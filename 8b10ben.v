==> flow/design.v <==
module encoder_8b10
(
	input wire clk,
	input wire rst,
	input wire en,
	input wire kin,
	input wire [7:0]din,
	output wire [9:0]dout,
	output wire disp,
	output wire kin_err
);
reg p;
reg ke;
reg [18:0]t;
reg [9:0]do;
wire [7:0]d;
wire k;
assign d = din;
assign k = kin;
assign dout = do;
assign disp = p;
assign kin_err = ke;
always @(posedge clk) begin
	if (rst) begin
		p <= 1'b0;
		ke <= 1'b0;
		do <= 10'b0;
	end else begin
		if (en == 1'b1) begin
			p <= ((d[5]&d[6]&d[7])|(!d[5]&!d[6]))^(p^(((d[4]&d[3]&!d[2]&!d[1]&!d[0])|(!d[4]&!((d[0]&d[1]&!d[2]&!d[3])|(d[2]&d[3]&!d[0]&!d[1])|(!((d[0]&d[1])|(!d[0]&!d[1]))&!((d[2]&d[3])|(!d[2]&!d[3]))))&!((!((d[0]&d[1])|(!d[0]&!d[1]))&d[2]&d[3])|(!((d[2]&d[3])|(!d[2]&!d[3]))&d[0]&d[1]))))|(k|(d[4]&!((d[0]&d[1]&!d[2]&!d[3])|(d[2]&d[3]&!d[0]&!d[1])|(!((d[0]&d[1])|(!d[0]&!d[1]))&!((d[2]&d[3])|(!d[2]&!d[3]))))&!((!((d[0]&d[1])|(!d[0]&!d[1]))&!d[2]&!d[3])|(!((d[2]&d[3])|(!d[2]&!d[3]))&!d[0]&!d[1]))))));
			ke <= (k&(d[0]|d[1]|!d[2]|!d[3]|!d[4])&(!d[5]|!d[6]|!d[7]|!d[4]|!((!((d[0]&d[1])|(!d[0]&!d[1]))&d[2]&d[3])|(!((d[2]&d[3])|(!d[2]&!d[3]))&d[0]&d[1])))); 
			do[9] <= t[12]^t[0];
			do[8] <= t[12]^(t[1]|t[2]);
			do[7] <= t[12]^(t[3]|t[4]);
			do[6] <= t[12]^t[5];
			do[5] <= t[12]^(t[6]&t[7]);
			do[4] <= t[12]^(t[8]|t[9]|t[10]|t[11]);
			do[3] <= t[13]^(t[15]&!t[14]);
			do[2] <= t[13]^t[16];
			do[1] <= t[13]^t[17];
			do[0] <= t[13]^(t[18]|t[14]);
		end
	end
end
always @(posedge clk) begin
	if(rst) begin
		t <= 0;
	end else begin
		if (en == 1'b1) begin
			t[0] <= d[0];
			t[1] <= d[1]&!(d[0]&d[1]&d[2]&d[3]);
			t[2] <= (!d[0]&!d[1]&!d[2]&!d[3]);
			t[3] <= (!d[0]&!d[1]&!d[2]&!d[3])|d[2];
			t[4] <= d[4]&d[3]&!d[2]&!d[1]&!d[0];
			t[5] <= d[3]&!(d[0]&d[1]&d[2]);
			t[6] <= d[4]|((!((d[0]&d[1])|(!d[0]&!d[1]))&!d[2]&!d[3])|(!((d[2]&d[3])|(!d[2]&!d[3]))&!d[0]&!d[1]));
			t[7] <= !(d[4]&d[3]&!d[2]&!d[1]&!d[0]);
			t[8] <= (((d[0]&d[1]&!d[2]&!d[3])|(d[2]&d[3]&!d[0]&!d[1])|(!((d[0]&d[1])|(!d[0]&!d[1]))&!((d[2]&d[3])|(!d[2]&!d[3]))))&!d[4])|(d[4]&(d[0]&d[1]&d[2]&d[3]));
			t[9] <= d[4]&!d[3]&!d[2]&!(d[0]&d[1]);
			t[10] <= k&d[4]&d[3]&d[2]&!d[1]&!d[0];
			t[11] <= d[4]&!d[3]&d[2]&!d[1]&!d[0];
			t[12] <= (((d[4]&d[3]&!d[2]&!d[1]&!d[0])|(!d[4]&!((d[0]&d[1]&!d[2]&!d[3])|(d[2]&d[3]&!d[0]&!d[1])|(!((d[0]&d[1])|(!d[0]&!d[1]))&!((d[2]&d[3])|(!d[2]&!d[3]))))&!((!((d[0]&d[1])|(!d[0]&!d[1]))&d[2]&d[3])|(!((d[2]&d[3])|(!d[2]&!d[3]))&d[0]&d[1]))))&!p)|((k|(d[4]&!((d[0]&d[1]&!d[2]&!d[3])|(d[2]&d[3]&!d[0]&!d[1])|(!((d[0]&d[1])|(!d[0]&!d[1]))&!((d[2]&d[3])|(!d[2]&!d[3]))))&!((!((d[0]&d[1])|(!d[0]&!d[1]))&!d[2]&!d[3])|(!((d[2]&d[3])|(!d[2]&!d[3]))&!d[0]&!d[1])))|(!d[4]&!d[3]&d[2]&d[1]&d[0]))&p);
			t[13] <= (((!d[5]&!d[6])|(k&((d[5]&!d[6])|(!d[5]&d[6]))))&!(p^(((d[4]&d[3]&!d[2]&!d[1]&!d[0])|(!d[4]&!((d[0]&d[1]&!d[2]&!d[3])|(d[2]&d[3]&!d[0]&!d[1])|(!((d[0]&d[1])|(!d[0]&!d[1]))&!((d[2]&d[3])|(!d[2]&!d[3]))))&!((!((d[0]&d[1])|(!d[0]&!d[1]))&d[2]&d[3])|(!((d[2]&d[3])|(!d[2]&!d[3]))&d[0]&d[1]))))|(k|(d[4]&!((d[0]&d[1]&!d[2]&!d[3])|(d[2]&d[3]&!d[0]&!d[1])|(!((d[0]&d[1])|(!d[0]&!d[1]))&!((d[2]&d[3])|(!d[2]&!d[3]))))&!((!((d[0]&d[1])|(!d[0]&!d[1]))&!d[2]&!d[3])|(!((d[2]&d[3])|(!d[2]&!d[3]))&!d[0]&!d[1])))))))|((d[5]&d[6])&(p^(((d[4]&d[3]&!d[2]&!d[1]&!d[0])|(!d[4]&!((d[0]&d[1]&!d[2]&!d[3])|(d[2]&d[3]&!d[0]&!d[1])|(!((d[0]&d[1])|(!d[0]&!d[1]))&!((d[2]&d[3])|(!d[2]&!d[3]))))&!((!((d[0]&d[1])|(!d[0]&!d[1]))&d[2]&d[3])|(!((d[2]&d[3])|(!d[2]&!d[3]))&d[0]&d[1]))))|(k|(d[4]&!((d[0]&d[1]&!d[2]&!d[3])|(d[2]&d[3]&!d[0]&!d[1])|(!((d[0]&d[1])|(!d[0]&!d[1]))&!((d[2]&d[3])|(!d[2]&!d[3]))))&!((!((d[0]&d[1])|(!d[0]&!d[1]))&!d[2]&!d[3])|(!((d[2]&d[3])|(!d[2]&!d[3]))&!d[0]&!d[1])))))));
			t[14] <= d[5]&d[6]&d[7]&(k|(p?(!d[4]&d[3]&((!((d[0]&d[1])|(!d[0]&!d[1]))&d[2]&d[3])|(!((d[2]&d[3])|(!d[2]&!d[3]))&d[0]&d[1]))):(d[4]&!d[3]&((!((d[0]&d[1])|(!d[0]&!d[1]))&!d[2]&!d[3])|(!((d[2]&d[3])|(!d[2]&!d[3]))&!d[0]&!d[1])))));
			t[15] <= d[5];
			t[16] <= d[6]|(!d[5]&!d[6]&!d[7]);
			t[17] <= d[7];
			t[18] <= !d[7]&(d[6]^d[5]);
		end
	end
end
endmodule
## Reports on encoder_8b10

Tool output for the design above, in the order of the flow.
Lines are those of the file above, counted from 1.
Cell names lack the library's common part.
The mark n/a stands for no value.

| design | value |
|---|---|
| top module | encoder_8b10 |
| clock | clk |
| cell library | sky130hd |
| library corner | tt_025C_1v80 |

## Word level

Counts by Yosys on the flattened word-level netlist (proc, flatten, opt, wreduce; memories kept). Register bits leave out memories and registers merged into their read ports (data or address); mux counts leave out enables and synchronous resets folded into registers. Print and check cells are left out. Cells with the same type and inputs are merged into one.

| operators by class | value |
|---|---|
| add/sub/neg operators | 0 |
| $mul | 0 |
| divide/modulo/power cells | 0 |
| magnitude comparators | 0 |
| equal/unequal tests | 0 |
| shifts and indexed selects | 0 |
| multiplexer cells | 1 |
| bitwise gates (word level) | 115 |
| reductions and logical operators | 20 |

Operators by type and width:

| operator | number |
|---|---|
| bitwise AND 1 bit | 68 |
| bitwise OR 1 bit | 34 |
| zero test 1 bit | 20 |
| XOR 1 bit | 13 |
| two-way mux 1 bit | 1 |

| bit counts | value |
|---|---|
| register bits after elaboration | 31 |
| latch bits | 0 |
| memory bits (writable) | 0 |
| memory bits (read-only) | 0 |
| word width x clocked read ports | 0 |
| memories kept | 0 |
| input bits | 12 |
| output and inout bits | 12 |
| elaborated cells | 167 |

## Logic depth

Yosys ltp: most cells in a row. Word level: on the elaborated netlist, between registers, memories and ports. Mapped: between sequential cells and ports; inverters and the memories' decode and read muxes count.

| logic depth | value |
|---|---|
| depth in word-level cells | 15 |
| ABC_AREA | 0 |
| depth in mapped cells | 7 |
| mapped depth without buffers | 7 |

## After synthesis

Yosys stat after the flow's synthesis: flattened, memories mapped to cells. It holds for the ABC_AREA given above (unset counts as 0); a run with the other value may have another netlist.

Cell types:

| type | number | total area (um^2) |
|---|---|---|
| dfxtp_1 | 31 | 620.595 |
| nor2_1 | 33 | 123.869 |
| a21oi_1 | 18 | 90.086 |
| mux2i_1 | 8 | 80.077 |
| a211oi_1 | 10 | 75.072 |
| ha_1 | 5 | 62.56 |
| nand3_1 | 12 | 60.058 |
| nand2_1 | 14 | 52.55 |
| xnor2_1 | 6 | 52.55 |
| a2111oi_0 | 4 | 35.034 |
| xor2_1 | 4 | 35.034 |
| inv_1 | 9 | 33.782 |
| clkbuf_1 | 8 | 30.029 |
| buf_6 | 2 | 22.522 |
| nand4b_1 | 2 | 17.517 |
| or3b_1 | 2 | 17.517 |
| o211ai_1 | 2 | 15.014 |
| nor2b_4 | 1 | 13.763 |

Not listed: further types 26, cells in them 32.

| synthesis totals | value |
|---|---|
| cells in the netlist | 203 |
| synthesis area | 0.0016729 mm^2 |
| sequential area | 0.0006206 mm^2 |
| mapped flip-flops | 31 |
| buffers | 14 |

## Timing after synthesis

OpenSTA on the mapped netlist: ideal clock, no wires. The path of least setup slack (recovery checks aside). Input and output delay are each 20% of the period. Register names are those of the netlist, which keeps one name where synthesis merged equal registers.

| path post-synthesis | value |
|---|---|
| kind | in2reg |
| from | input port din[0] |
| to | register t[12] |
| clock period | 3.15 ns |
| input delay | 0.630 ns |
| setup time | 0.134 ns |
| time at the first pin | 0.630 ns |
| data arrival time | 1.862 ns |
| data required time | 3.016 ns |
| setup slack | 1.155 ns |
| path delay | 1.366 ns |
| stages | 6 |
| buffers on the path | 0 |
| synthesis period reached | 1.995 ns |

"path delay" = arrival - input delay + setup time.
"stages": output pins that drive a net of the path, with the launching flip-flop's if there is one; two outputs of one cell count as two.
"synthesis period reached" is the clock period less the worst setup slack; recovery checks do not enter. This is arithmetic on one report: input and output delays are still those of the set period (20% each).
Between the ends stands the longest chain of elaborated cells between them, by number of cells; it is not shown to be the way that was timed. Of several equally long chains one is given.
A line is the first line of the expression or statement that the cell stems from. Yosys adds cells for indexed reads and writes and turns some case tables into memories.

| on the way, post-synthesis | value |
|---|---|
| path through | ha_1 > or3b_1 > and3_4 > a2111oi_0 > or3_1 > a21oi_1 |
| length of the longest elaborated chain | 13 |
| elaborated cells between the ends (all ways) | 37 |
| those cells by class | 32 x logic; 5 x reduce/logical |

Ends and longest elaborated chain, post-synthesis:

| element | line | source |
|---|---|---|
| from (decl) | 7 | `input wire [7:0]din,` |
| zero test 1 bit | 62 | `t[12] <= (((d[4]&d[3]&!d[2]&!d[1]&!d[0])\|(!d[4]&!((d[0]&d[1]&!d[2]&!d[3])\|(d[2]&d[3]&!d[0]&!d[1])\|(!((d[0]&d[1 ...` |
| bitwise AND 1 bit | 62 |  |
| bitwise OR 1 bit | 62 |  |
| zero test 1 bit | 62 |  |
| bitwise AND 1 bit | 62 |  |
| bitwise OR 1 bit | 62 |  |
| zero test 1 bit | 62 |  |
| bitwise AND 1 bit x2 | 62 |  |
| bitwise OR 1 bit x2 | 62 |  |
| bitwise AND 1 bit | 62 |  |
| bitwise OR 1 bit | 62 |  |
| to (assign) | 47 | `t <= 0;` |
| to (assign) | 62 |  |
| to (decl) | 14 | `reg [18:0]t;` |

## Timing after layout

Path of least setup slack in the final report of run A (OpenROAD, finished layout, wires in). Where an end is a register, its clock arrival counts in the times.

| path post-layout | value |
|---|---|
| kind | in2reg |
| from | input port din[0] |
| to | register t[12] |
| clock period | 2.08 ns |
| input delay | 0.42 ns |
| setup time | 0.09 ns |
| time at the first pin | 0.42 ns |
| data arrival time | 2.30 ns |
| data required time | 2.27 ns |
| setup slack | -0.03 ns |
| stages | 7 |
| buffers on the path | 1 |

Between the ends stands the longest chain of elaborated cells between them, by number of cells; it is not shown to be the way that was timed. Of several equally long chains one is given.

| on the way, post-layout | value |
|---|---|
| path through | dlygate4sd2_1 > inv_1 > ha_1 > a221oi_4 > a2111oi_4 > or3_1 > a21oi_1 |
| length of the longest elaborated chain | 13 |
| elaborated cells between the ends (all ways) | 37 |
| those cells by class | 32 x logic; 5 x reduce/logical |

Ends and longest elaborated chain, post-layout:

| element | line | source |
|---|---|---|
| from (decl) | 7 | `input wire [7:0]din,` |
| zero test 1 bit | 62 | `t[12] <= (((d[4]&d[3]&!d[2]&!d[1]&!d[0])\|(!d[4]&!((d[0]&d[1]&!d[2]&!d[3])\|(d[2]&d[3]&!d[0]&!d[1])\|(!((d[0]&d[1 ...` |
| bitwise AND 1 bit | 62 |  |
| bitwise OR 1 bit | 62 |  |
| zero test 1 bit | 62 |  |
| bitwise AND 1 bit | 62 |  |
| bitwise OR 1 bit | 62 |  |
| zero test 1 bit | 62 |  |
| bitwise AND 1 bit x2 | 62 |  |
| bitwise OR 1 bit x2 | 62 |  |
| bitwise AND 1 bit | 62 |  |
| bitwise OR 1 bit | 62 |  |
| to (assign) | 47 | `t <= 0;` |
| to (assign) | 62 |  |
| to (decl) | 14 | `reg [18:0]t;` |

Memo
Re: implementation data of encoder_8b10

Top module encoder_8b10; platform sky130hd; tools Yosys and OpenROAD; 2 stored runs in no particular order. Input and output delays are each 20% of the period that was set; the output load is 0.01 pF.
"period achieved" is the run's clock period less its worst setup slack. It is reckoned from that one timing run; input and output delays stay at 20% of the period that was set.
"total power of the final layout": no workload was simulated; the value follows from the tool's default switching activity.

#### Run A

| setting | value |
|---|---|
| period_ns | `2.08` |
| CORE_UTILIZATION | `41` |
| PLACE_DENSITY_LB_ADDON | `0.17` |
| CORE_MARGIN | `3` |
| CELL_PAD_IN_SITES_DETAIL_PLACEMENT | `1` |
| TNS_END_PERCENT | `95` |
| ABC_AREA | `0` |
| GPL_ROUTABILITY_DRIVEN | `1` |
| CTS_CLUSTER_DIAMETER | `197` |
| MAX_ROUTING_LAYER | `met4` |
| CAP_MARGIN | `20` |
| SLEW_MARGIN | `20` |

| result | value |
|---|---|
| die size | 0.0048825 mm^2 |
| total power of the final layout | 1.718 mW |
| standard-cell area after routing | 0.0023973 mm^2 |
| utilization after layout | 63.1 % |
| lowest setup slack | -0.030 ns |
| final setup TNS | -0.030 ns |
| Yosys chip area after synthesis | 0.0016729 mm^2 |
| period achieved | 2.110 ns |

#### Run B

| setting | value |
|---|---|
| period_ns | `1.71` |
| CORE_UTILIZATION | `40` |
| PLACE_DENSITY_LB_ADDON | `0.02` |
| CELL_PAD_IN_SITES_GLOBAL_PLACEMENT | `0` |
| ABC_AREA | `0` |
| GPL_TIMING_DRIVEN | `1` |
| GPL_ROUTABILITY_DRIVEN | `0` |
| CTS_CLUSTER_DIAMETER | `24` |
| MIN_ROUTING_LAYER | `met1` |
| CAP_MARGIN | `20` |
| CORE_MARGIN | `2` |
| SLEW_MARGIN | `20` |

| result | value |
|---|---|
| die size | 0.0047156 mm^2 |
| total power of the final layout | 2.055 mW |
| standard-cell area after routing | 0.0024498 mm^2 |
| utilization after layout | 61.2 % |
| lowest setup slack | 0.069 ns |
| final setup TNS | 0.000 ns |
| Yosys chip area after synthesis | 0.0016729 mm^2 |
| period achieved | 1.641 ns |
